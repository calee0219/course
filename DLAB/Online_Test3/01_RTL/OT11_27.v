==> flow/design.v <==
module OT11_27(
	clk,
	rst_n,
	in,
	bomb,
	in_valid1,
	hit,
	in_valid2,
	out_valid,
	out
);
input clk;
input rst_n;
input [7:0] in;
input [7:0] bomb;
input in_valid1;
input [5:0] hit;
input in_valid2;
output reg out_valid;
output reg [6:0] out;
parameter IDLE=0, INPUT=1, OPER=2, OUTPUT=3;
reg [1:0] cState, nState;
reg [5:0] h [9:0];
reg [7:0] b [7:0];
reg [7:0] r [7:0];
wire [7:0] blockNum;
reg [7:0] initBlockNum;
reg [3:0] cnt;
reg [3:0] i;
assign blockNum = b[0][0]+b[0][1]+b[0][2]+b[0][3]+b[0][4]+b[0][5]+b[0][6]+b[0][7]+
                  b[1][0]+b[1][1]+b[1][2]+b[1][3]+b[1][4]+b[1][5]+b[1][6]+b[1][7]+
		  b[2][0]+b[2][1]+b[2][2]+b[2][3]+b[2][4]+b[2][5]+b[2][6]+b[2][7]+
		  b[3][0]+b[3][1]+b[3][2]+b[3][3]+b[3][4]+b[3][5]+b[3][6]+b[3][7]+
		  b[4][0]+b[4][1]+b[4][2]+b[4][3]+b[4][4]+b[4][5]+b[4][6]+b[4][7]+
		  b[5][0]+b[5][1]+b[5][2]+b[5][3]+b[5][4]+b[5][5]+b[5][6]+b[5][7]+
		  b[6][0]+b[6][1]+b[6][2]+b[6][3]+b[6][4]+b[6][5]+b[6][6]+b[6][7]+
		  b[7][0]+b[7][1]+b[7][2]+b[7][3]+b[7][4]+b[7][5]+b[7][6]+b[7][7];
always@(posedge clk, negedge rst_n)
begin
	if(!rst_n) cState <= IDLE;
	else cState <= nState;
end
always@(*)
begin
	case(cState)
		IDLE: begin
			if(in_valid1) nState = INPUT;
			else nState = IDLE;
		end
		INPUT: begin
			if(!in_valid2) nState = OPER;
			else nState = INPUT;
		end
		OPER: begin
			if(cnt == 9) nState = OUTPUT;
			else nState = OPER;
		end
		OUTPUT: nState = IDLE;
		default: nState = IDLE;
	endcase
end
always@(posedge clk, negedge rst_n)
begin
	if(!rst_n) cnt <= 0;
	else begin
		case(cState)
			IDLE: begin
				if(nState == INPUT && in_valid1) cnt <= 1;
				else cnt <= 0;
			end
			INPUT: begin
				if(in_valid2) cnt <= cnt+1;
				else cnt <= 0;
			end
			OPER: cnt <= cnt+1;
			OUTPUT: cnt <= cnt;
			default: cnt <= cnt;
		endcase
	end
end
always@(posedge clk, negedge rst_n)
begin
	if(!rst_n) initBlockNum <= 0;
	else begin
		case(cState)
			IDLE: initBlockNum <= 0;
			INPUT: initBlockNum <= initBlockNum;
			OPER: begin
				if(!cnt) initBlockNum <= blockNum;
				else initBlockNum <= initBlockNum;
			end
			OUTPUT: initBlockNum <= initBlockNum;
			default: initBlockNum <= initBlockNum;
		endcase
	end
end
always@(posedge clk, negedge rst_n)
begin
	if(!rst_n) for(i=0;i<10;i=i+1) h[i] <= 0;
	else begin
		case(cState)
			IDLE: begin
				for(i=1;i<10;i=i+1) h[i] <= 0;
				if(nState == INPUT && in_valid2) h[0] <= hit;
				else h[0] <= 0;
			end
			INPUT: h[cnt] <= hit;
			OPER: for(i=0;i<10;i=i+1) h[i] <= h[i];
			OUTPUT: for(i=0;i<10;i=i+1) h[i] <= h[i];
			default: for(i=0;i<10;i=i+1) h[i] <= h[i];
		endcase
	end
end
always@(posedge clk, negedge rst_n)
begin
	if(!rst_n) for(i=0;i<8;i=i+1) b[i] <= 0;
	else begin
		case(cState)
			IDLE: begin
				for(i=1;i<8;i=i+1) b[i] <= 0;
				if(nState == INPUT && in_valid1) b[0] <= in;
				else b[0] <= 0;
			end
			INPUT: begin
				if(in_valid1) b[cnt] <= in;
				else for(i=0;i<8;i=i+1) b[i] <= b[i];
			end
			OPER: begin
				b[h[cnt]/8][h[cnt]%8] <= 0;
				if(r[h[cnt]/8][h[cnt]%8]) begin
					if(h[cnt]/8+1 < 8 && h[cnt]/8+1 >= 0 && h[cnt]%8 < 8 && h[cnt]%8 >= 0) b[h[cnt]/8+1][h[cnt]%8] <= 0; else b[h[cnt]/8+1][h[cnt]%8] <= b[h[cnt]/8+1][h[cnt]%8];
					if(h[cnt]/8-1 < 8 && h[cnt]/8-1 >= 0 && h[cnt]%8 < 8 && h[cnt]%8 >= 0) b[h[cnt]/8-1][h[cnt]%8] <= 0; else b[h[cnt]/8-1][h[cnt]%8] <= b[h[cnt]/8-1][h[cnt]%8];
					if(h[cnt]/8 < 8 && h[cnt]/8 >= 0 && h[cnt]%8+1 < 8 && h[cnt]%8+1 >= 0) b[h[cnt]/8][h[cnt]%8+1] <= 0; else b[h[cnt]/8][h[cnt]%8+1] <= b[h[cnt]/8][h[cnt]%8+1];
					if(h[cnt]/8 < 8 && h[cnt]/8 >= 0 && h[cnt]%8-1 < 8 && h[cnt]%8-1 >= 0) b[h[cnt]/8][h[cnt]%8-1] <= 0; else b[h[cnt]/8][h[cnt]%8-1] <= b[h[cnt]/8][h[cnt]%8-1];
					if(h[cnt]/8+1 < 8 && h[cnt]/8+1 >= 0 && h[cnt]%8-1 < 8 && h[cnt]%8-1 >= 0) b[h[cnt]/8+1][h[cnt]%8-1] <= 0; else b[h[cnt]/8+1][h[cnt]%8-1] <= b[h[cnt]/8+1][h[cnt]%8-1];
					if(h[cnt]/8-1 < 8 && h[cnt]/8-1 >= 0 && h[cnt]%8-1 < 8 && h[cnt]%8-1 >= 0) b[h[cnt]/8-1][h[cnt]%8-1] <= 0; else b[h[cnt]/8-1][h[cnt]%8-1] <= b[h[cnt]/8-1][h[cnt]%8-1];
					if(h[cnt]/8+1 < 8 && h[cnt]/8+1 >= 0 && h[cnt]%8+1 < 8 && h[cnt]%8+1 >= 0) b[h[cnt]/8+1][h[cnt]%8+1] <= 0; else b[h[cnt]/8+1][h[cnt]%8+1] <= b[h[cnt]/8+1][h[cnt]%8+1];
					if(h[cnt]/8-1 < 8 && h[cnt]/8-1 >= 0 && h[cnt]%8+1 < 8 && h[cnt]%8+1 >= 0) b[h[cnt]/8-1][h[cnt]%8+1] <= 0; else b[h[cnt]/8-1][h[cnt]%8+1] <= b[h[cnt]/8-1][h[cnt]%8+1];
				end
			end
			OUTPUT: for(i=0;i<8;i=i+1) b[i] <= b[i];
			default: for(i=0;i<8;i=i+1) b[i] <= b[i];
		endcase
	end
end
always@(posedge clk, negedge rst_n)
begin
	if(!rst_n) for(i=0;i<8;i=i+1) r[i] <= 0;
	else begin
		case(cState)
			IDLE: begin
				for(i=1;i<8;i=i+1) r[i] <= 0;
				if(nState == INPUT && in_valid1) r[0] <= bomb;
				else r[0] <= 0;
			end
			INPUT: begin
				if(in_valid1) r[cnt] <= bomb;
				else for(i=0;i<8;i=i+1) r[i] <= r[i];
			end
			OPER: begin
				r[h[cnt]/8][h[cnt]%8] <= 0;
				if(r[h[cnt]/8][h[cnt]%8]) begin
					if(h[cnt]/8+1 < 8 && h[cnt]/8+1 >= 0 && h[cnt]%8 < 8 && h[cnt]%8 >= 0) r[h[cnt]/8+1][h[cnt]%8] <= 0; else r[h[cnt]/8+1][h[cnt]%8] <= r[h[cnt]/8+1][h[cnt]%8];
					if(h[cnt]/8-1 < 8 && h[cnt]/8-1 >= 0 && h[cnt]%8 < 8 && h[cnt]%8 >= 0) r[h[cnt]/8-1][h[cnt]%8] <= 0; else r[h[cnt]/8-1][h[cnt]%8] <= r[h[cnt]/8-1][h[cnt]%8];
					if(h[cnt]/8 < 8 && h[cnt]/8 >= 0 && h[cnt]%8+1 < 8 && h[cnt]%8+1 >= 0) r[h[cnt]/8][h[cnt]%8+1] <= 0; else r[h[cnt]/8][h[cnt]%8+1] <= r[h[cnt]/8][h[cnt]%8+1];
					if(h[cnt]/8 < 8 && h[cnt]/8 >= 0 && h[cnt]%8-1 < 8 && h[cnt]%8-1 >= 0) r[h[cnt]/8][h[cnt]%8-1] <= 0; else r[h[cnt]/8][h[cnt]%8-1] <= r[h[cnt]/8][h[cnt]%8-1];
					if(h[cnt]/8+1 < 8 && h[cnt]/8+1 >= 0 && h[cnt]%8-1 < 8 && h[cnt]%8-1 >= 0) r[h[cnt]/8+1][h[cnt]%8-1] <= 0; else r[h[cnt]/8+1][h[cnt]%8-1] <= r[h[cnt]/8+1][h[cnt]%8-1];
					if(h[cnt]/8-1 < 8 && h[cnt]/8-1 >= 0 && h[cnt]%8-1 < 8 && h[cnt]%8-1 >= 0) r[h[cnt]/8-1][h[cnt]%8-1] <= 0; else r[h[cnt]/8-1][h[cnt]%8-1] <= r[h[cnt]/8-1][h[cnt]%8-1];
					if(h[cnt]/8+1 < 8 && h[cnt]/8+1 >= 0 && h[cnt]%8+1 < 8 && h[cnt]%8+1 >= 0) r[h[cnt]/8+1][h[cnt]%8+1] <= 0; else r[h[cnt]/8+1][h[cnt]%8+1] <= r[h[cnt]/8+1][h[cnt]%8+1];
					if(h[cnt]/8-1 < 8 && h[cnt]/8-1 >= 0 && h[cnt]%8+1 < 8 && h[cnt]%8+1 >= 0) r[h[cnt]/8-1][h[cnt]%8+1] <= 0; else r[h[cnt]/8-1][h[cnt]%8+1] <= r[h[cnt]/8-1][h[cnt]%8+1];
				end
			end
			OUTPUT: for(i=0;i<8;i=i+1) r[i] <= r[i];
			default: for(i=0;i<8;i=i+1) r[i] <= r[i];
		endcase
	end
end
always@(posedge clk, negedge rst_n)
begin
	if(!rst_n) out_valid <= 0;
	else begin
		case(cState)
			IDLE: out_valid <= 0;
			INPUT: out_valid <= 0;
			OPER: out_valid <= 0;
			OUTPUT: out_valid <= 1;
			default: out_valid <= out_valid;
		endcase
	end
end
always@(posedge clk, negedge rst_n)
begin
	if(!rst_n) out <= 0;
	else begin
		case(cState)
			IDLE: out <= 0;
			INPUT: out <= out;
			OPER: out <= out;
			OUTPUT: out <= initBlockNum-blockNum;
			default: out <= out;
		endcase
	end
end
endmodule
* From RTL to reports: OT11_27
Tool output for the design above, in the order of the flow.
Line numbers count from 1 in the design file above.
Operators: Yosys type, input widths -> output width; for muxes data width and select width s.
Cell names lack the library's common part.
The mark n/a stands for no value.
- Top module :: OT11_27
- Clock input :: clk
- Standard-cell library :: sky130hd
- Timing corner :: tt_025C_1v80

* Elaborated design
Yosys after proc, flatten, opt, wreduce and memory -nomap, before mapping. Print and check cells are not counted. Equal cells are merged and count once.
- Register bits :: 209
- Latch bits :: 0
- Bits in writable memories :: 0
- ROM bits :: 0
- Word width x clocked read ports :: 0
- Memories :: 0
- Input port bits :: 26
- Output and inout port bits :: 8
- Cells after elaboration :: 3148
- Add/sub/neg operators :: 319
- $mul :: 0
- Div/mod/pow operators :: 0
- Magnitude comparators :: 12
- Equal/unequal tests :: 159
- Shift operators :: 353
- Multiplexer cells :: 1384
- Bitwise logic cells :: 682
- Reduce/logical cells :: 208
** Operator list (count)
- $shift 1x33->8 const A :: 208
- $pmux 8 s2 :: 272
- $shift 1x33->8 :: 128
- $mux 8 :: 467
- $and 8x8->8 :: 272
- $or 8x8->8 :: 272
- $neg 32->33 :: 48
- $neg 4->33 :: 48
- $mux 3 :: 528
- $neg 3->33 :: 40
- $not 8->8 :: 136
- $pmux 8 s8 :: 17
- $reduce_or 7->1 :: 144
- $add 7x1->7 :: 57
- $pmux 8 s3 :: 16
- $mux 6 :: 62
- $eq 3x3->1 const B :: 72
- $add 3x1->4 const B :: 53
- $sub 3x1->4 const B :: 53
- $lt 32x4->1 const B :: 4
- $pmux 6 s2 :: 10
- $eq 3x2->1 const B :: 36
- $shiftx 8x32->1 :: 3
- $shiftx 8x4->1 :: 11
- $ge 32x1->1 const B :: 2
- $pmux 6 s10 :: 1
- $eq 3x1->1 const B :: 18
- $logic_not 3->1 :: 18
Not listed: further kinds 38, cells in them 121.

* Logic depth
Yosys ltp: most cells in a row. Word level: on the elaborated netlist, between registers, memories and ports. Mapped: between sequential cells and ports; inverters and the memories' decode and read muxes count.
- Word-level depth :: 74
- ABC_AREA :: 0
- Mapped depth :: 28
- Mapped depth without buffers :: 26

* After synthesis
Source: synth_stat.txt of the flow (Yosys; design flattened, memories mapped). It holds for the ABC_AREA given above (unset counts as 0); a run with the other value may have another netlist.
** Cell types
- dfrtp_1 :: count 210, area in all 5255.04 µm²
- nand2_1 :: count 446, area in all 1.67E+03 µm²
- o21ai_0 :: count 317, area in all 1.59E+03 µm²
- a21oi_1 :: count 277, area in all 1386.33 µm²
- fa_1 :: count 55, area in all 1.1E+03 µm²
- nor2_1 :: count 258, area in all 968.429 µm²
- clkbuf_1 :: count 145, area in all 544.272 µm²
- a22oi_1 :: count 69, area in all 517.997 µm²
- ha_1 :: count 40, area in all 500.48 µm²
- a221oi_1 :: count 52, area in all 455.437 µm²
- nand3_1 :: count 91, area in all 455.437 µm²
- inv_1 :: count 118, area in all 442.925 µm²
- o22ai_1 :: count 66, area in all 412.896 µm²
- a211oi_1 :: count 51, area in all 382.867 µm²
- o211ai_1 :: count 49, area in all 367.853 µm²
- a31oi_1 :: count 52, area in all 325.312 µm²
- nor3_1 :: count 65, area in all 325.312 µm²
- o221ai_1 :: count 32, area in all 280.269 µm²
Not listed: further types 107, cells in them 720.
- Mapped cells :: 3113
- Cell area after synthesis :: 0.0230208 mm²
- Sequential part of the area :: 0.0052813 mm²
- Flip-flops :: 211
- Buffers :: 248

* Worst setup path after synthesis
Source: OpenSTA report_checks on the synthesized netlist (no wires, ideal clock, input and output delay 20% of the period each), path of least setup slack; recovery checks are left aside. Register names are those of the netlist, which keeps one name where synthesis merged equal registers.
- Path type :: reg2reg
- Start point :: register b[6][5]
- End point :: register out[6]
- Clock period :: 6.24 ns
- Setup time :: 0.121 ns
- Launch time at the first pin :: 0.000 ns
- Arrival time :: 6.629 ns
- Required time :: 6.119 ns
- Path slack :: -0.510 ns
- Path delay :: 6.750 ns
- Driving pins on the path :: 27
- Buffers on the path :: 0
- Synthesis period reached :: 6.75 ns
"path delay" = arrival - input delay + setup time.
"driving pins on the path": output pins that drive a net of the path, with the launching flip-flop's if there is one; two outputs of one cell count as two.
"synthesis period reached" = period - worst setup slack (recovery checks aside). The figure is calculated, with input and output delays left at 20% of the set period.
The rows between start and end are the longest chain of elaborated cells between them; the timing report does not say that the signal goes this way. Where chains are equally long, one stands for them.
Each line given opens the expression or statement behind the cell; cells for indexed reads and writes are added by Yosys, which also makes memories of some case tables.
A register here has more assigning lines than the two given.
Where a signal picks the word or bit written, the line may be left out of the assigning lines.
- Cell sequence :: dfrtp_1 > fa_1 > inv_1 > fa_1 > inv_1 > fa_1 > inv_1 > fa_1 > inv_1 > fa_1 > inv_1 > fa_1 > fa_1 > fa_1 > inv_1 > ha_1 > fa_1 > xnor2_1 > ha_1 > nor2b_1 > o21ai_0 > nand2b_1 > a21o_1 > a21oi_1 > xor2_1 > xnor2_1 > a22o_1
- Length of the longest elaborated chain :: 13
- Elaborated cells on any way between the ends :: 13
- Source lines of those cells :: 3
- Classes of those cells :: 12 x add/sub; 1 x mux
** Ends and longest elaborated chain, after synthesis
- start, declared :: RTL line 24 : reg [7:0] b [7:0];
- start, assigned :: RTL line 116 : if(!rst_n) for(i=0;i<8;i=i+1) b[i] <= 0;
- start, assigned :: RTL line 125 : if(in_valid1) b[cnt] <= in;
- $add 7x1->7 x11 :: RTL line 30 : assign blockNum = b[0][0]+b[0][1]+b[0][2]+b[0][3]+b[0][4]+b[0][5]+b[0][6]+b[0][7]+
- $sub 7x7->7 :: RTL line 199 : OUTPUT: out <= initBlockNum-blockNum;
- $pmux 7 s2 :: RTL line 195 : case(cState)
- end, assigned :: RTL line 197 : INPUT: out <= out;
- end, assigned :: RTL line 198 : OPER: out <= out;
- end, declared :: RTL line 20 : output reg [6:0] out;

* Timing after layout
From the final timing report of run 1: the path of least setup slack in the routed layout; clock arrival at registers is part of the times.
- Path type :: reg2reg
- Start point :: register b[6][5]
- End point :: register out[6]
- Clock period :: 8.85 ns
- Setup time :: 0.11 ns
- Launch time at the first pin :: 0.68 ns
- Arrival time :: 8.08 ns
- Required time :: 9.41 ns
- Path slack :: 1.33 ns
- Driving pins on the path :: 27
- Buffers on the path :: 0
The rows between start and end are the longest chain of elaborated cells between them; the timing report does not say that the signal goes this way. Where chains are equally long, one stands for them.
A register here has more assigning lines than the two given.
Where a signal picks the word or bit written, the line may be left out of the assigning lines.
- Cell sequence :: dfrtp_1 > fa_1 > inv_1 > fa_1 > inv_1 > fa_1 > inv_1 > fa_1 > inv_1 > fa_1 > inv_1 > fa_1 > fa_1 > fa_1 > inv_1 > ha_1 > fa_1 > xnor2_1 > ha_1 > nor2b_1 > o21ai_0 > nand2b_1 > a21o_1 > a21oi_1 > xor2_1 > xnor2_1 > a22o_1
- Length of the longest elaborated chain :: 13
- Elaborated cells on any way between the ends :: 13
- Source lines of those cells :: 3
- Classes of those cells :: 12 x add/sub; 1 x mux
** Ends and longest elaborated chain, post-layout
- start, declared :: RTL line 24 : reg [7:0] b [7:0];
- start, assigned :: RTL line 116 : if(!rst_n) for(i=0;i<8;i=i+1) b[i] <= 0;
- start, assigned :: RTL line 125 : if(in_valid1) b[cnt] <= in;
- $add 7x1->7 x11 :: RTL line 30 : assign blockNum = b[0][0]+b[0][1]+b[0][2]+b[0][3]+b[0][4]+b[0][5]+b[0][6]+b[0][7]+
- $sub 7x7->7 :: RTL line 199 : OUTPUT: out <= initBlockNum-blockNum;
- $pmux 7 s2 :: RTL line 195 : case(cState)
- end, assigned :: RTL line 197 : INPUT: out <= out;
- end, assigned :: RTL line 198 : OPER: out <= out;
- end, declared :: RTL line 20 : output reg [6:0] out;

## Implementation results

Design OT11_27 on sky130hd. What follows are 2 stored runs of the flow, each under its own settings; their order means nothing. The constraints put input and output delay at 20% of the set period each and load the outputs with 0.01 pF.
"achieved clock period" means the clock period less the worst setup slack. The figure is calculated, with input and output delays left at 20% of the set period.

** Run 1
- Settings :: period_ns=8.85; CORE_UTILIZATION=17; SETUP_SLACK_MARGIN=1.13; PLACE_DENSITY_LB_ADDON=0.25; CORE_ASPECT_RATIO=1.44; CELL_PAD_IN_SITES_DETAIL_PLACEMENT=2; TNS_END_PERCENT=55; GPL_TIMING_DRIVEN=1; GPL_ROUTABILITY_DRIVEN=1; CTS_CLUSTER_DIAMETER=257; CAP_MARGIN=30; MAX_ROUTING_LAYER=met5; CORE_MARGIN=2; SLEW_MARGIN=20
- Achieved clock period :: 7.517 ns
- Post-layout utilization :: 20.5%
- Yosys chip area after synthesis :: 0.0230208 mm²
- Final setup TNS :: 0.000 ns
- Worst setup slack after layout :: 1.333 ns
- Area inside the die boundary :: 0.138427 mm²
- Final worst hold slack :: 0.490 ns

** Run 2
- Settings :: period_ns=4.17; CORE_UTILIZATION=47; SETUP_SLACK_MARGIN=0.3; CORE_MARGIN=9; CELL_PAD_IN_SITES_DETAIL_PLACEMENT=2; TNS_END_PERCENT=70; GPL_ROUTABILITY_DRIVEN=1; CTS_CLUSTER_SIZE=93; CAP_MARGIN=20; SLEW_MARGIN=20
- Outcome :: stopped before the end: placement reported DPL-0033
