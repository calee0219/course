==> flow/design.v <==
module SORT(
  clk,
  rst_n,
  in_valid1,
  in_valid2,
  in,
  mode,
  op,
  out_valid,
  out
);
input clk;
input rst_n;
input mode;
input in_valid1, in_valid2;
input [4:0] in;
input [1:0] op;
output reg out_valid;
output reg [4:0] out;
parameter IDLE=0;
parameter INPUT=1;
parameter OUTPUT=2;
integer i;
reg mo;
reg [1:0] cState, nState;
reg [3:0] count;
reg [4:0] queue [0:9];
reg [3:0] back;
wire [4:0] l1;
wire [4:0] l2 [0:2];
wire [4:0] l3 [0:3];
wire [4:0] l4 [0:5];
wire [3:0] p1;
wire [3:0] p2 [0:2];
wire [3:0] p3 [0:3];
wire [3:0] p4 [0:5];
assign l1 = l2[0] > l2[1] ? l2[0] : l2[1];
assign p1 = l2[0] > l2[1] ? p2[0] : p2[1];
assign l2[0] = l3[0] > l3[1] ? l3[0] : l3[1];
assign p2[0] = l3[0] > l3[1] ? p3[0] : p3[1];
assign l2[1] = l3[2];
assign p2[1] = p3[2];
assign l3[0] = l4[0] > l4[1] ? l4[0] : l4[1];
assign p3[0] = l4[0] > l4[1] ? p4[0] : p4[1];
assign l3[1] = l4[2] > l4[3] ? l4[2] : l4[3];
assign p3[1] = l4[2] > l4[3] ? p4[2] : p4[3];
assign l3[2] = l4[4];
assign p3[2] = p4[4];
assign l4[0] = queue[0] > queue[1] ? queue[0] : queue[1];
assign p4[0] = queue[0] > queue[1] ? 0 : 1;
assign l4[1] = queue[2] > queue[3] ? queue[2] : queue[3];
assign p4[1] = queue[2] > queue[3] ? 2 : 3;
assign l4[2] = queue[4] > queue[5] ? queue[4] : queue[5];
assign p4[2] = queue[4] > queue[5] ? 4 : 5;
assign l4[3] = queue[6] > queue[7] ? queue[6] : queue[7];
assign p4[3] = queue[6] > queue[7] ? 6 : 7;
assign l4[4] = queue[8] > queue[9] ? queue[8] : queue[9];
assign p4[4] = queue[8] > queue[9] ? 8 : 9;
always@(posedge clk, negedge rst_n)
begin
    if(!rst_n) cState <= IDLE;
    else cState <= nState;
end
always@(*)
begin
    case(cState)
        IDLE: if(in_valid2) nState = INPUT;
            else nState = INPUT;
        INPUT: if(in_valid1 && op == 2) nState = OUTPUT;
            else nState = INPUT;
        OUTPUT: if(count == 10) nState = IDLE;
            else nState = OUTPUT;
        default: nState = IDLE;
    endcase
end
always@(posedge clk, negedge rst_n)
begin
    if(!rst_n) mo <= 0;
    else begin
        if(in_valid2) mo <= mode;
        else mo <= mo;
    end
end
always@(posedge clk, negedge rst_n)
begin
    if(!rst_n) back <= 0;
    else begin
        case(cState)
            IDLE: back <= 0;
            INPUT: begin
                if(in_valid1) begin
                    if(op) begin                     
                        back <= back+1;
                    end else begin                   
                        if(back != 0) back <= back-1;
                        else back <= 0;
                    end
                end
            end
            OUTPUT: back <= back;
            default: back <= 0;
        endcase
    end
end
always@(posedge clk, negedge rst_n)
begin
    if(!rst_n) for(i = 0; i < 10; i=i+1) queue[i] <= 0;
    else begin
        case(cState)
            IDLE: for(i = 0; i < 10; i=i+1) queue[i] <= 0;
            INPUT: begin
                if(in_valid1) begin
                    if(mo) begin                     
                        if(op == 1) queue[back] <= in;
                        else if(op == 0) begin
                            for(i = 0; i < 9; i=i+1) queue[i] <= queue[i+1];
                            queue[9] <= 0;
                        end else for(i = 0; i < 10; i=i+1) queue[i] <= queue[i];
                    end else begin                   
                        if(op == 1) queue[back] <= in;
                        else if(op == 0) queue[back-1] <= 0;
                        else for(i = 0; i < 10; i=i+1) queue[i] <= queue[i];
                    end
                end else for(i = 0; i < 10; i=i+1) queue[i] <= queue[i];
            end
            OUTPUT: queue[p1] <= 0;
            default: for(i = 0; i < 10; i=i+1) queue[i] <= queue[i];
        endcase
    end
end
always@(posedge clk, negedge rst_n)
begin
    if(!rst_n) count <= 0;
    else begin
        case(cState)
            IDLE: count <= 0;
            INPUT: count <= count;
            OUTPUT: begin
                count <= count + 1;
            end
            default: count <= count;
        endcase
    end
end
always@(posedge clk, negedge rst_n)
begin
    if(!rst_n) out_valid <= 0;
    else begin
        case(cState)
            IDLE: out_valid <= 0;
            INPUT: out_valid <= out_valid;
            OUTPUT: begin
                if(count == 10) out_valid <= 0;
                else out_valid <= 1;
            end
            default: out_valid <= out_valid;
        endcase
    end
end
always@(posedge clk, negedge rst_n)
begin
    if(!rst_n) out <= 0;
    else begin
        case(cState)
            IDLE: out <= 0;
            INPUT: out <= out;
            OUTPUT: begin
                out <= l1;
            end
            default: out <= out;
        endcase
    end
end
endmodule
# [Step by step through the tools: SORT]
# The steps from the RTL of SORT to its reports follow in flow order.
# Line numbers count from 1 in the design file above.
# A cell with - has no value.
[design] top_module="SORT" clock="clk" lib="sky130hd" lib_corner="tt_025C_1v80"

# [After elaboration]
# Yosys after proc, flatten, opt, wreduce and memory -nomap, before mapping. Print and check cells are not counted. Equal cells are merged and count once.
[classes] bitwise=1 n_addsub=3 reduce_and_logical=21 div=0 n_mul=0 n_eq=54 mux=129 shifts=0 compare=9
[ops] op="two-way mux 5 bit" count=99
[ops] op="parallel mux 5 bit (select 3 bit)" count=10
[ops] op="AND reduction 5 bit" count=10
[ops] op="== test 4 x 3 -> 1 bit (second input constant)" count=12
[ops] op="greater-than comparator 5 bit" count=9
[ops] op="inequality test 4 bit (second input constant)" count=10
[ops] op="== test 4 bit (second input constant)" count=7
[ops] op="two-way mux 4 bit" count=7
[ops] op="== test 4 x 2 -> 1 bit (second input constant)" count=6
[ops] op="inequality test 2 bit (second input constant)" count=11
[ops] op="parallel mux 4 bit (select 2 bit)" count=2
[ops] op="== test 4 x 1 -> 1 bit (second input constant)" count=3
[ops] op="logical NOT 4 bit" count=3
[ops] op="parallel mux 5 bit (select 2 bit)" count=1
[ops] op="adder 4 x 1 -> 4 bit (second input constant)" count=2
[ops] op="parallel mux 2 bit (select 3 bit)" count=1
[ops] op="two-way mux 1 bit" count=6
[ops] op="== test 2 x 1 -> 1 bit (second input constant)" count=2
[ops] op="== test 2 bit (second input constant)" count=2
[ops] op="logical NOT 2 bit" count=2
[ops] op="nonzero test 2 bit" count=2
[ops] op="subtractor 4 x 1 -> 4 bit (second input constant)" count=1
[ops] op="nonzero test 4 bit" count=1
[ops] op="two-way mux 2 bit" count=2
[ops] op="inequality test 3 bit (second input constant)" count=1
[ops] op="nonzero test 3 bit" count=1
[ops] op="AND reduction 2 bit" count=1
[ops] op="parallel mux 1 bit (select 2 bit)" count=1
# Not listed: further kinds 2, cells in them 2.
[bits] elab_cells=233 reg_bits=67 latchBits=0 ram_bits=0 rom_bits=0 memories=0 in_bits=12 clocked_rd_ports_x_width=0

# [Longest topological paths]
# Yosys ltp: most cells in a row. Word level: on the elaborated netlist, between registers, memories and ports. Mapped: between sequential cells and ports; inverters and the memories' decode and read muxes count.
[depth] word_depth=11 ABC_AREA=0 ltp_mapped=32

# [Synthesis result]
# Source: synth_stat.txt of the flow (Yosys; design flattened, memories mapped). It holds for the ABC_AREA given above (unset counts as 0); a run with the other value may have another netlist.
# Totals and module areas in this step are rounded.
[mapped] ffs=68 mapped_area_um2=5353 mapped_cells=585
[types] cell_type="sky130_fd_sc_hd__dfrtp_1" count=67 area_total_um2=1.68E+03
[types] cell_type="sky130_fd_sc_hd__a22o_1" count=90 area_total_um2=788.256
[types] cell_type="sky130_fd_sc_hd__ha_1" count=53 area_total_um2=663.136
[types] cell_type="sky130_fd_sc_hd__nand2_1" count=63 area_total_um2=236.477
[types] cell_type="sky130_fd_sc_hd__mux2i_1" count=21 area_total_um2=210.202
[types] cell_type="sky130_fd_sc_hd__o21ai_0" count=40 area_total_um2=200.192
[types] cell_type="sky130_fd_sc_hd__inv_1" count=44 area_total_um2=165.158
[types] cell_type="sky130_fd_sc_hd__a21oi_1" count=30 area_total_um2=150.144
[types] cell_type="sky130_fd_sc_hd__and3_1" count=14 area_total_um2=87.584
[types] cell_type="sky130_fd_sc_hd__a211oi_2" count=6 area_total_um2=75.072
[types] cell_type="sky130_fd_sc_hd__nor2_1" count=18 area_total_um2=67.565
[types] cell_type="sky130_fd_sc_hd__clkbuf_1" count=16 area_total_um2=60.058
[types] cell_type="sky130_fd_sc_hd__mux2_2" count=5 area_total_um2=56.304
[types] cell_type="sky130_fd_sc_hd__a21o_1" count=7 area_total_um2=52.55
[types] cell_type="sky130_fd_sc_hd__nor2b_1" count=8 area_total_um2=50.048
[types] cell_type="sky130_fd_sc_hd__nand3_1" count=9 area_total_um2=45.043
[types] cell_type="sky130_fd_sc_hd__o211ai_1" count=6 area_total_um2=45.043
[types] cell_type="sky130_fd_sc_hd__a31oi_1" count=7 area_total_um2=43.792
# Not listed: further types 40, cells in them 81.

# [Timing after synthesis]
# Path of least setup slack by OpenSTA after synthesis, without wires, with an ideal clock, recovery checks aside; 20% of the period is set as input and as output delay. Where synthesis merged equal registers, the netlist keeps one of their names.
[synth_timing] path_kind="register to register" startpoint="register queue[7][3]" endpoint="register queue[6][0]" delay_ps=6085 driving_pins=31 setup_slack_ps=315 clock_period_ps=6400 arrival_ps=5964 n_path_buf=2 setup_time_ps=121 period_less_setup_slack_ps=6085
# "delay_ps" is the arrival time less input delay plus setup time.
# "driving_pins" counts driving pins, that of a launching flip-flop among them; a cell with two outputs on the path counts twice.
# "period_less_setup_slack_ps" = period - worst setup slack (recovery checks aside). The figure is calculated, with input and output delays left at 20% of the set period.
# The rows between start and end are the longest chain of elaborated cells between them; the timing report does not say that the signal goes this way. Where chains are equally long, one stands for them.
# Each line given opens the expression or statement behind the cell; cells for indexed reads and writes are added by Yosys, which also makes memories of some case tables.
# At most two assigning lines are given for a register; there are more.
# Where a signal picks the word or bit written, the line may be left out of the assigning lines.
[synth_via] cell_sequence="sky130_fd_sc_hd__dfrtp_1 sky130_fd_sc_hd__inv_1 sky130_fd_sc_hd__ha_1 sky130_fd_sc_hd__a21o_1 sky130_fd_sc_hd__a21oi_1 sky130_fd_sc_hd__nand2_1 sky130_fd_sc_hd__mux2_2 sky130_fd_sc_hd__inv_1 sky130_fd_sc_hd__ha_1 sky130_fd_sc_hd__and3_1 sky130_fd_sc_hd__and3_1 sky130_fd_sc_hd__a31oi_1 sky130_fd_sc_hd__clkbuf_1 sky130_fd_sc_hd__a211oi_1 sky130_fd_sc_hd__a31oi_1 sky130_fd_sc_hd__inv_1 sky130_fd_sc_hd__ha_1 sky130_fd_sc_hd__and3_1 sky130_fd_sc_hd__a211oi_2 sky130_fd_sc_hd__a32oi_1 sky130_fd_sc_hd__buf_2 sky130_fd_sc_hd__nand2_1 sky130_fd_sc_hd__o21ai_0 sky130_fd_sc_hd__ha_1 sky130_fd_sc_hd__a21oi_1 sky130_fd_sc_hd__a21boi_0 sky130_fd_sc_hd__o32a_1 sky130_fd_sc_hd__or4b_4 sky130_fd_sc_hd__a211oi_4 sky130_fd_sc_hd__nand2_2 sky130_fd_sc_hd__a22o_1" elab_chain_len=11 cells_between=16
[synth_lines] element="start, declared" line_no=27 rtl="reg [4:0] queue [0:9];"
[synth_lines] element="start, assigned" line_no=114 rtl="if(op == 1) queue[back] <= in;"
[synth_lines] element="start, assigned" line_no=120 rtl="if(op == 1) queue[back] <= in;"
[synth_lines] element="greater-than comparator 5 bit" line_no=55 rtl="assign l4[3] = queue[6] > queue[7] ? queue[6] : queue[7];"
[synth_lines] element="two-way mux 5 bit" line_no=55
[synth_lines] element="greater-than comparator 5 bit" line_no=45 rtl="assign l3[1] = l4[2] > l4[3] ? l4[2] : l4[3];"
[synth_lines] element="two-way mux 5 bit" line_no=45
[synth_lines] element="greater-than comparator 5 bit" line_no=39 rtl="assign l2[0] = l3[0] > l3[1] ? l3[0] : l3[1];"
[synth_lines] element="two-way mux 5 bit" line_no=39
[synth_lines] element="greater-than comparator 5 bit" line_no=38 rtl="assign p1 = l2[0] > l2[1] ? p2[0] : p2[1];"
[synth_lines] element="two-way mux 4 bit" line_no=38
[synth_lines] element="== test 4 x 3 -> 1 bit" line_no=126 rtl="OUTPUT: queue[p1] <= 0;"
[synth_lines] element="two-way mux 5 bit" line_no=126
[synth_lines] element="parallel mux 5 bit (select 3 bit)" line_no=109 rtl="case(cState)"
[synth_lines] element="end, assigned" line_no=114
[synth_lines] element="end, assigned" line_no=120
[synth_lines] element="end, declared" line_no=27

# [Timing after layout]
# From the final timing report of flow run A: the path of least setup slack in the routed layout; clock arrival at registers is part of the times.
# The path's times are printed in steps of 10 ps; the period is the one set.
[layout_timing] path_kind="register to register" startpoint="register queue[0][4]" endpoint="register queue[8][0]" clock_period_ps=6010 driving_pins=31 setup_slack_ps=-50 setup_time_ps=110 n_path_buf=5 arrival_ps=6290
# The rows between start and end are the longest chain of elaborated cells between them; the timing report does not say that the signal goes this way. Where chains are equally long, one stands for them.
# At most two assigning lines are given for a register; there are more.
# Where a signal picks the word or bit written, the line may be left out of the assigning lines.
[layout_via] cell_sequence="sky130_fd_sc_hd__dfrtp_1 sky130_fd_sc_hd__ha_4 sky130_fd_sc_hd__and3_4 sky130_fd_sc_hd__o21ai_4 sky130_fd_sc_hd__a32oi_4 sky130_fd_sc_hd__mux2i_1 sky130_fd_sc_hd__inv_1 sky130_fd_sc_hd__ha_4 sky130_fd_sc_hd__and3_4 sky130_fd_sc_hd__o21ai_4 sky130_fd_sc_hd__a32oi_4 sky130_fd_sc_hd__buf_6 sky130_fd_sc_hd__mux2i_4 sky130_fd_sc_hd__ha_1 sky130_fd_sc_hd__and3_4 sky130_fd_sc_hd__a211oi_4 sky130_fd_sc_hd__buf_4 sky130_fd_sc_hd__a32oi_4 sky130_fd_sc_hd__buf_6 sky130_fd_sc_hd__nand2_1 sky130_fd_sc_hd__o21ai_1 sky130_fd_sc_hd__ha_1 sky130_fd_sc_hd__nand4_1 sky130_fd_sc_hd__nor2_1 sky130_fd_sc_hd__o32a_1 sky130_fd_sc_hd__buf_4 sky130_fd_sc_hd__buf_6 sky130_fd_sc_hd__nand2b_4 sky130_fd_sc_hd__a211oi_4 sky130_fd_sc_hd__nand2_2 sky130_fd_sc_hd__a22o_1" elab_chain_len=11 cells_between=16
[layout_lines] element="start, declared" line_no=27 rtl="reg [4:0] queue [0:9];"
[layout_lines] element="start, assigned" line_no=114 rtl="if(op == 1) queue[back] <= in;"
[layout_lines] element="start, assigned" line_no=120 rtl="if(op == 1) queue[back] <= in;"
[layout_lines] element="greater-than comparator 5 bit" line_no=49 rtl="assign l4[0] = queue[0] > queue[1] ? queue[0] : queue[1];"
[layout_lines] element="two-way mux 5 bit" line_no=49
[layout_lines] element="greater-than comparator 5 bit" line_no=43 rtl="assign l3[0] = l4[0] > l4[1] ? l4[0] : l4[1];"
[layout_lines] element="two-way mux 5 bit" line_no=43
[layout_lines] element="greater-than comparator 5 bit" line_no=39 rtl="assign l2[0] = l3[0] > l3[1] ? l3[0] : l3[1];"
[layout_lines] element="two-way mux 5 bit" line_no=39
[layout_lines] element="greater-than comparator 5 bit" line_no=38 rtl="assign p1 = l2[0] > l2[1] ? p2[0] : p2[1];"
[layout_lines] element="two-way mux 4 bit" line_no=38
[layout_lines] element="== test 4 bit" line_no=126 rtl="OUTPUT: queue[p1] <= 0;"
[layout_lines] element="two-way mux 5 bit" line_no=126
[layout_lines] element="parallel mux 5 bit (select 3 bit)" line_no=109 rtl="case(cState)"
[layout_lines] element="end, assigned" line_no=114
[layout_lines] element="end, assigned" line_no=120
[layout_lines] element="end, declared" line_no=27

# Flow runs of SORT

SORT through Yosys and OpenROAD on sky130hd: 2 stored runs, unordered, with their settings and measured results. The constraints put input and output delay at 20% of the set period each and load the outputs with 0.01 pF.
"period_less_ws_ps": clock period set for the run, less the worst setup slack. It is reckoned from that one timing run; input and output delays stay at 20% of the period that was set.
"critical_path_time_ps" = time allowed to the worst setup path (clock period - input delay - output delay, where it has them) - its slack; a late launch clock adds to it, a late capture clock takes from it.
"critical_path_time_ps" is given in steps of 10 ps.
The measured numbers are rounded.

[flow] flow run A: files
==> flow/run.sh <==
#!/bin/bash
# the make line also repeats the synthesis and layout settings of config.mk as NAME=value (left out here)
make -C /OpenROAD-flow-scripts/flow DESIGN_CONFIG=/design/flow/config.mk WORK_HOME=/design/flow/orfs CLKGATE_MAP_FILE= finish
==> flow/config.mk <==
export PLATFORM = sky130hd
export DESIGN_NAME = SORT
export DESIGN_NICKNAME = SORT
export VERILOG_FILES = /design/flow/design.v
export SDC_FILE = /design/flow/constraint.sdc
export NUM_CORES = 4
export LEC_CHECK = 0
export CAP_MARGIN = 20
export CORE_MARGIN = 2
export CORE_UTILIZATION = 40
export SLEW_MARGIN = 20
==> flow/constraint.sdc <==
create_clock -name core_clock -period 6.01 [get_ports {clk}]
set_input_delay 1.2020 -clock core_clock [delete_from_list [all_inputs] [get_ports {clk}]]
set_output_delay 1.2020 -clock core_clock [all_outputs]
set_load 0.01 [all_outputs]

[flow] flow run A: metrics
[metrics] tns_ps = -225
[metrics] ws_setup_ps = -46
[metrics] critical_path_time_ps = 6060
[metrics] worstPathKind = register to register
[metrics] hold_ws_ps = 490
[metrics] period_less_ws_ps = 6056
[metrics] final_cell_area_um2 = 7617
[metrics] design_die_area_um2 = 14320
[metrics] ys_area_um2 = 5353
[metrics] util_pct = 58.0

[flow] flow run B: files
==> flow/run.sh <==
#!/bin/bash
# the make line also repeats the synthesis and layout settings of config.mk as NAME=value (left out here)
make -C /OpenROAD-flow-scripts/flow DESIGN_CONFIG=/design/flow/config.mk WORK_HOME=/design/flow/orfs CLKGATE_MAP_FILE= finish
==> flow/config.mk <==
export PLATFORM = sky130hd
export DESIGN_NAME = SORT
export DESIGN_NICKNAME = SORT
export VERILOG_FILES = /design/flow/design.v
export SDC_FILE = /design/flow/constraint.sdc
export NUM_CORES = 4
export LEC_CHECK = 0
export ABC_AREA = 1
export CAP_MARGIN = 20
export CELL_PAD_IN_SITES_GLOBAL_PLACEMENT = 1
export CORE_MARGIN = 5
export CORE_UTILIZATION = 39
export CTS_CLUSTER_SIZE = 96
export GPL_ROUTABILITY_DRIVEN = 0
export PLACE_DENSITY_LB_ADDON = 0.24
export SETUP_SLACK_MARGIN = 0.73
export SLEW_MARGIN = 20
==> flow/constraint.sdc <==
create_clock -name core_clock -period 11.4 [get_ports {clk}]
set_input_delay 2.2800 -clock core_clock [delete_from_list [all_inputs] [get_ports {clk}]]
set_output_delay 2.2800 -clock core_clock [all_outputs]
set_load 0.01 [all_outputs]

[flow] flow run B: metrics
[metrics] tns_ps = 0
[metrics] ws_setup_ps = 5614
[metrics] critical_path_time_ps = 5790
[metrics] worstPathKind = register to register
[metrics] hold_ws_ps = 470
[metrics] period_less_ws_ps = 5786
[metrics] final_cell_area_um2 = 6618
[metrics] design_die_area_um2 = 18010
[metrics] ys_area_um2 = 6015
[metrics] util_pct = 43.7
