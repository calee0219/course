==> flow/design.v <==
`timescale 1ns / 1ps
module number(
	input clk,
	input rst,
	input [3:0] num,
	input [10:0] x,
	input [10:0] y,
	input [10:0] poX,
	input [10:0] poY,
	output reg pic
    );
wire [5:0] n00,n01,n02,n03,n04,n05;
wire [5:0] n10,n11,n12,n13,n14,n15;
wire [5:0] n20,n21,n22,n23,n24,n25;
wire [5:0] n30,n31,n32,n33,n34,n35;
wire [5:0] n40,n41,n42,n43,n44,n45;
wire [5:0] n50,n51,n52,n53,n54,n55;
wire [5:0] n60,n61,n62,n63,n64,n65;
wire [5:0] n70,n71,n72,n73,n74,n75;
wire [5:0] n80,n81,n82,n83,n84,n85;
wire [5:0] n90,n91,n92,n93,n94,n95;
assign n00 = 30;
assign n01 = 18;
assign n02 = 18;
assign n03 = 18;
assign n04 = 18;
assign n05 = 30;
assign n10 = 4;
assign n11 = 12;
assign n12 = 4;
assign n13 = 4;
assign n14 = 4;
assign n15 = 4;
assign n20 = 12;
assign n21 = 18;
assign n22 = 1;
assign n23 = 2;
assign n24 = 12;
assign n25 = 63;
assign n30 = 28;
assign n31 = 18;
assign n32 = 2;
assign n33 = 12;
assign n34 = 2;
assign n35 = 28;
assign n40 = 10;
assign n41 = 18;
assign n42 = 18;
assign n43 = 31;
assign n44 = 2;
assign n45 = 2;
assign n50 = 30;
assign n51 = 16;
assign n52 = 30;
assign n53 = 2;
assign n54 = 2;
assign n55 = 30;
assign n60 = 12;
assign n61 = 18;
assign n62 = 16;
assign n63 = 30;
assign n64 = 18;
assign n65 = 30;
assign n70 = 30;
assign n71 = 18;
assign n72 = 6;
assign n73 = 4;
assign n74 = 12;
assign n75 = 8;
assign n80 = 30;
assign n81 = 18;
assign n82 = 30;
assign n83 = 18;
assign n84 = 18;
assign n85 = 30;
assign n90 = 30;
assign n91 = 18;
assign n92 = 18;
assign n93 = 30;
assign n94 = 2;
assign n95 = 2;
always@(posedge clk, posedge rst)
begin
	if(rst) pic <= 0;
	else begin
		if(poX>=x && poX<=x+5) begin
			case(num)
			0: begin
				case(y-poY)
				0:pic <= n00[poX-x];
				1:pic <= n01[poX-x];
				2:pic <= n02[poX-x];
				3:pic <= n03[poX-x];
				4:pic <= n04[poX-x];
				5:pic <= n05[poX-x];
				default:pic<=0;
				endcase
			end
			1: begin
				case(y-poY)
				0:pic <= n10[poX-x];
				1:pic <= n11[poX-x];
				2:pic <= n12[poX-x];
				3:pic <= n13[poX-x];
				4:pic <= n14[poX-x];
				5:pic <= n15[poX-x];
				default:pic<=0;
				endcase
			end
			2: begin
				case(y-poY)
				0:pic <= n20[poX-x];
				1:pic <= n21[poX-x];
				2:pic <= n22[poX-x];
				3:pic <= n23[poX-x];
				4:pic <= n24[poX-x];
				5:pic <= n25[poX-x];
				default:pic<=0;
				endcase
			end
			3: begin
				case(y-poY)
				0:pic <= n30[poX-x];
				1:pic <= n31[poX-x];
				2:pic <= n32[poX-x];
				3:pic <= n33[poX-x];
				4:pic <= n34[poX-x];
				5:pic <= n35[poX-x];
				default:pic<=0;
				endcase
			end
			4: begin
				case(y-poY)
				0:pic <= n40[poX-x];
				1:pic <= n41[poX-x];
				2:pic <= n42[poX-x];
				3:pic <= n43[poX-x];
				4:pic <= n44[poX-x];
				5:pic <= n45[poX-x];
				default:pic<=0;
				endcase
			end
			5: begin
				case(y-poY)
				0:pic <= n50[poX-x];
				1:pic <= n51[poX-x];
				2:pic <= n52[poX-x];
				3:pic <= n53[poX-x];
				4:pic <= n54[poX-x];
				5:pic <= n55[poX-x];
				default:pic<=0;
				endcase
			end
			6: begin
				case(y-poY)
				0:pic <= n60[poX-x];
				1:pic <= n61[poX-x];
				2:pic <= n62[poX-x];
				3:pic <= n63[poX-x];
				4:pic <= n64[poX-x];
				5:pic <= n65[poX-x];
				default:pic<=0;
				endcase
			end
			7: begin
				case(y-poY)
				0:pic <= n70[poX-x];
				1:pic <= n71[poX-x];
				2:pic <= n72[poX-x];
				3:pic <= n73[poX-x];
				4:pic <= n74[poX-x];
				5:pic <= n75[poX-x];
				default:pic<=0;
				endcase
			end
			8: begin
				case(y-poY)
				0:pic <= n80[poX-x];
				1:pic <= n81[poX-x];
				2:pic <= n82[poX-x];
				3:pic <= n83[poX-x];
				4:pic <= n84[poX-x];
				5:pic <= n85[poX-x];
				default:pic<=0;
				endcase
			end
			9: begin
				case(y-poY)
				0:pic <= n90[poX-x];
				1:pic <= n91[poX-x];
				2:pic <= n92[poX-x];
				3:pic <= n93[poX-x];
				4:pic <= n94[poX-x];
				5:pic <= n95[poX-x];
				default:pic<=0;
				endcase
			end
			default: pic <= 0;
			endcase
		end else pic<=0;
	end
end
endmodule
# Tool chain data of number
# Tool output for the design above, in the order of the flow.
# Line numbers count from 1 in the design file above.
# Operators: Yosys type, input widths -> output width; for muxes data width and select width s.
inputs:
  top_module: "number"
  clock_port: "clk"
  cell_library: "sky130hd"
  pvt_corner: "tt_025C_1v80"

# Word level
# Yosys after proc, flatten, opt, wreduce and memory -nomap, before mapping. Enables and synchronous resets that opt folds into registers are not counted as muxes. Memory bits, and registers merged into a memory's read port (data or address), are not among the register bits. Print and check cells are not counted. Equal cells are merged and count once.
word_totals:
  inputBits: 50
  regBits: 1
  out_inout_bits: 1
  elab_cells: 61
classes:
  n_shift: 13
  eq_ne: 14
  addsub: 3
  cmp: 2
  reduce_and_logical: 16
  muxes: 12
ops:
  columns: ["cell", "count"]
  rows:
  - ["$shiftx 6x11->1 const A", 13]
  - ["$eq 32x2->1 const B", 2]
  - ["$eq 32x3->1 const B", 2]
  - ["$eq 32x1->1 const B", 1]
  - ["$logic_not 32->1", 1]
  - ["$reduce_or 2->1", 9]
  - ["$eq 4x3->1 const B", 4]
  - ["$sub 11x11->12", 1]
  - ["$le 11x12->1", 1]
  - ["$add 11x3->12 const B", 1]
  - ["$pmux 1 s4", 3]
  - ["$sub 11x11->11", 1]
  - ["$ge 11x11->1", 1]
  - ["$pmux 1 s10", 1]
  - ["$eq 4x2->1 const B", 2]
  - ["$eq 4x4->1 const B", 2]
  - ["$reduce_or 3->1", 2]
  - ["$pmux 1 s6", 1]
  - ["$pmux 1 s3", 2]
  - ["$pmux 1 s2", 3]
  - ["$reduce_or 5->1", 1]
  - ["$pmux 1 s5", 1]
  - ["$eq 4x1->1 const B", 1]
  - ["$logic_not 4->1", 1]
  - ["$reduce_or 4->1", 1]
  - ["$logic_and 1x1->1", 1]
  - ["$mux 1", 1]

# Longest topological paths
# Yosys ltp: most cells in a row. Word level: on the elaborated netlist, between registers, memories and ports. Mapped: between sequential cells and ports; inverters and the memories' decode and read muxes count.
depth:
  ltp_word: 6
  abc_area: 0
  depth_mapped: 20
  depth_no_buf: 20

# Netlist
# The flow's flattened synthesis, as Yosys stat reports it; memories are mapped. The netlist is that of the ABC_AREA named above (0 if unset); the other value can give another one.
# Totals and module areas in this step are rounded.
synth_totals:
  flip_flops: 1
  buffers: 9
  yosys_area_um2: 1962
  seqArea_um2: 25.0
  mapped_cells: 280
types:
  columns: ["type", "count", "type_area_um2"]
  rows:
  - ["sky130_fd_sc_hd__ha_1", 36, 450.432]
  - ["sky130_fd_sc_hd__xnor2_1", 14, 122.618]
  - ["sky130_fd_sc_hd__inv_1", 32, 120.115]
  - ["sky130_fd_sc_hd__a21oi_1", 18, 90.086]
  - ["sky130_fd_sc_hd__nor2_1", 24, 90.086]
  - ["sky130_fd_sc_hd__o21ai_0", 17, 85.082]
  - ["sky130_fd_sc_hd__nand2_1", 17, 63.811]
  - ["sky130_fd_sc_hd__o21a_1", 7, 52.55]
  - ["sky130_fd_sc_hd__nand2b_1", 7, 43.792]
  - ["sky130_fd_sc_hd__fa_1", 2, 40.038]
  - ["sky130_fd_sc_hd__mux2i_1", 4, 40.038]
  - ["sky130_fd_sc_hd__nor3_1", 8, 40.038]
  - ["sky130_fd_sc_hd__xor2_2", 2, 32.531]
  - ["sky130_fd_sc_hd__nand4_1", 5, 31.28]
  - ["sky130_fd_sc_hd__nor2b_1", 5, 31.28]
  - ["sky130_fd_sc_hd__nor4_1", 5, 31.28]
  - ["sky130_fd_sc_hd__a211oi_1", 4, 30.029]
  - ["sky130_fd_sc_hd__nand3_1", 6, 30.029]
# Not listed: further types 39, cells in them 67.

# Worst setup path after synthesis
# Source: OpenSTA report_checks on the synthesized netlist (no wires, ideal clock, input and output delay 20% of the period each), path of least setup slack; recovery checks are left aside. Register names are those of the netlist, which keeps one name where synthesis merged equal registers.
synth_path:
  path_kind: "in2reg"
  startpoint: "in y[0]"
  endpoint: "reg pic"
  delay_ns: 3.449
  arrival_time_ns: 4.964
  launch_ns: 1.636
  setup_time_ns: 0.121
  driving_pins: 20
  required_ns: 8.059
  slack_ns: 3.095
  clock_period_ns: 8.18
  n_path_buf: 0
  input_delay_ns: 1.636
  period_less_setup_slack_ns: 5.085
# "delay_ns" is the arrival time less input delay plus setup time.
# "driving_pins": output pins that drive a net of the path, with the launching flip-flop's if there is one; two outputs of one cell count as two.
# "period_less_setup_slack_ns" is the clock period less the worst setup slack; recovery checks do not enter. This is arithmetic on one report: input and output delays are still those of the set period (20% each).
# Between the ends stands the longest chain of elaborated cells between them, by number of cells; it is not shown to be the way that was timed. Of several equally long chains one is given.
# Each line given opens the expression or statement behind the cell; cells for indexed reads and writes are added by Yosys, which also makes memories of some case tables.
# At most two assigning lines are given for a register; there are more.
synth_via:
  path_cell_list: "sky130_fd_sc_hd__inv_1 > sky130_fd_sc_hd__ha_1 > sky130_fd_sc_hd__fa_1 > sky130_fd_sc_hd__inv_1 > sky130_fd_sc_hd__a21oi_1 > sky130_fd_sc_hd__o21ai_0 > sky130_fd_sc_hd__a2111o_1 > sky130_fd_sc_hd__a41oi_1 > sky130_fd_sc_hd__xnor2_1 > sky130_fd_sc_hd__nor3_1 > sky130_fd_sc_hd__nand2_1 > sky130_fd_sc_hd__ha_1 > sky130_fd_sc_hd__mux2_2 > sky130_fd_sc_hd__o2111ai_1 > sky130_fd_sc_hd__a21o_1 > sky130_fd_sc_hd__a311oi_1 > sky130_fd_sc_hd__nor4_1 > sky130_fd_sc_hd__o41ai_1 > sky130_fd_sc_hd__o211ai_1 > sky130_fd_sc_hd__and4bb_1"
  elab_chain_cells: 6
  cells_between: 32
  classes_between: "add/sub: 1; eq/ne: 5; mux: 12; reduce/logical: 14"
synth_rtl:
  columns: ["element", "line_no", "text"]
  rows:
  - ["start, declared", 7, "input [10:0] y,"]
  - ["$sub 11x11->12", 188, "case(y-poY)"]
  - ["$eq 32x3->1", 188, null]
  - ["$reduce_or 2->1", null, null]
  - ["$pmux 1 s3", 188, null]
  - ["$pmux 1 s10", 87, "case(num)"]
  - ["$mux 1", 86, "if(poX>=x && poX<=x+5) begin"]
  - ["end, assigned", 90, "0:pic <= n00[poX-x];"]
  - ["end, assigned", 91, "1:pic <= n01[poX-x];"]
  - ["end, declared", 10, "output reg pic"]

# number: 2 stored runs of the Yosys and OpenROAD flow on sky130hd. The settings differ; the order carries no meaning. The constraints put input and output delay at 20% of the set period each and load the outputs with 0.01 pF.
runs:
  - name: "flow run 1"
    settings:
      period_ns: 9.34
      CORE_UTILIZATION: 72
      SETUP_SLACK_MARGIN: -0.88
      CTS_CLUSTER_SIZE: 28
      CTS_CLUSTER_DIAMETER: 65
      CAP_MARGIN: 15
      CORE_MARGIN: 2
      SLEW_MARGIN: 20
    outcome: "did not finish, placement stopped with GPL-0301"
  - name: "flow run 2"
    settings:
      period_ns: 3.99
      CORE_UTILIZATION: 53
      SETUP_SLACK_MARGIN: 1.15
      PLACE_DENSITY_LB_ADDON: 0.12
      HOLD_SLACK_MARGIN: 0.19
      CELL_PAD_IN_SITES_GLOBAL_PLACEMENT: 2
      ABC_AREA: 0
      GPL_TIMING_DRIVEN: 0
      GPL_ROUTABILITY_DRIVEN: 0
      CAP_MARGIN: 30
      CORE_MARGIN: 2
      SLEW_MARGIN: 20
    outcome: "did not finish, placement stopped with FLW-0024"
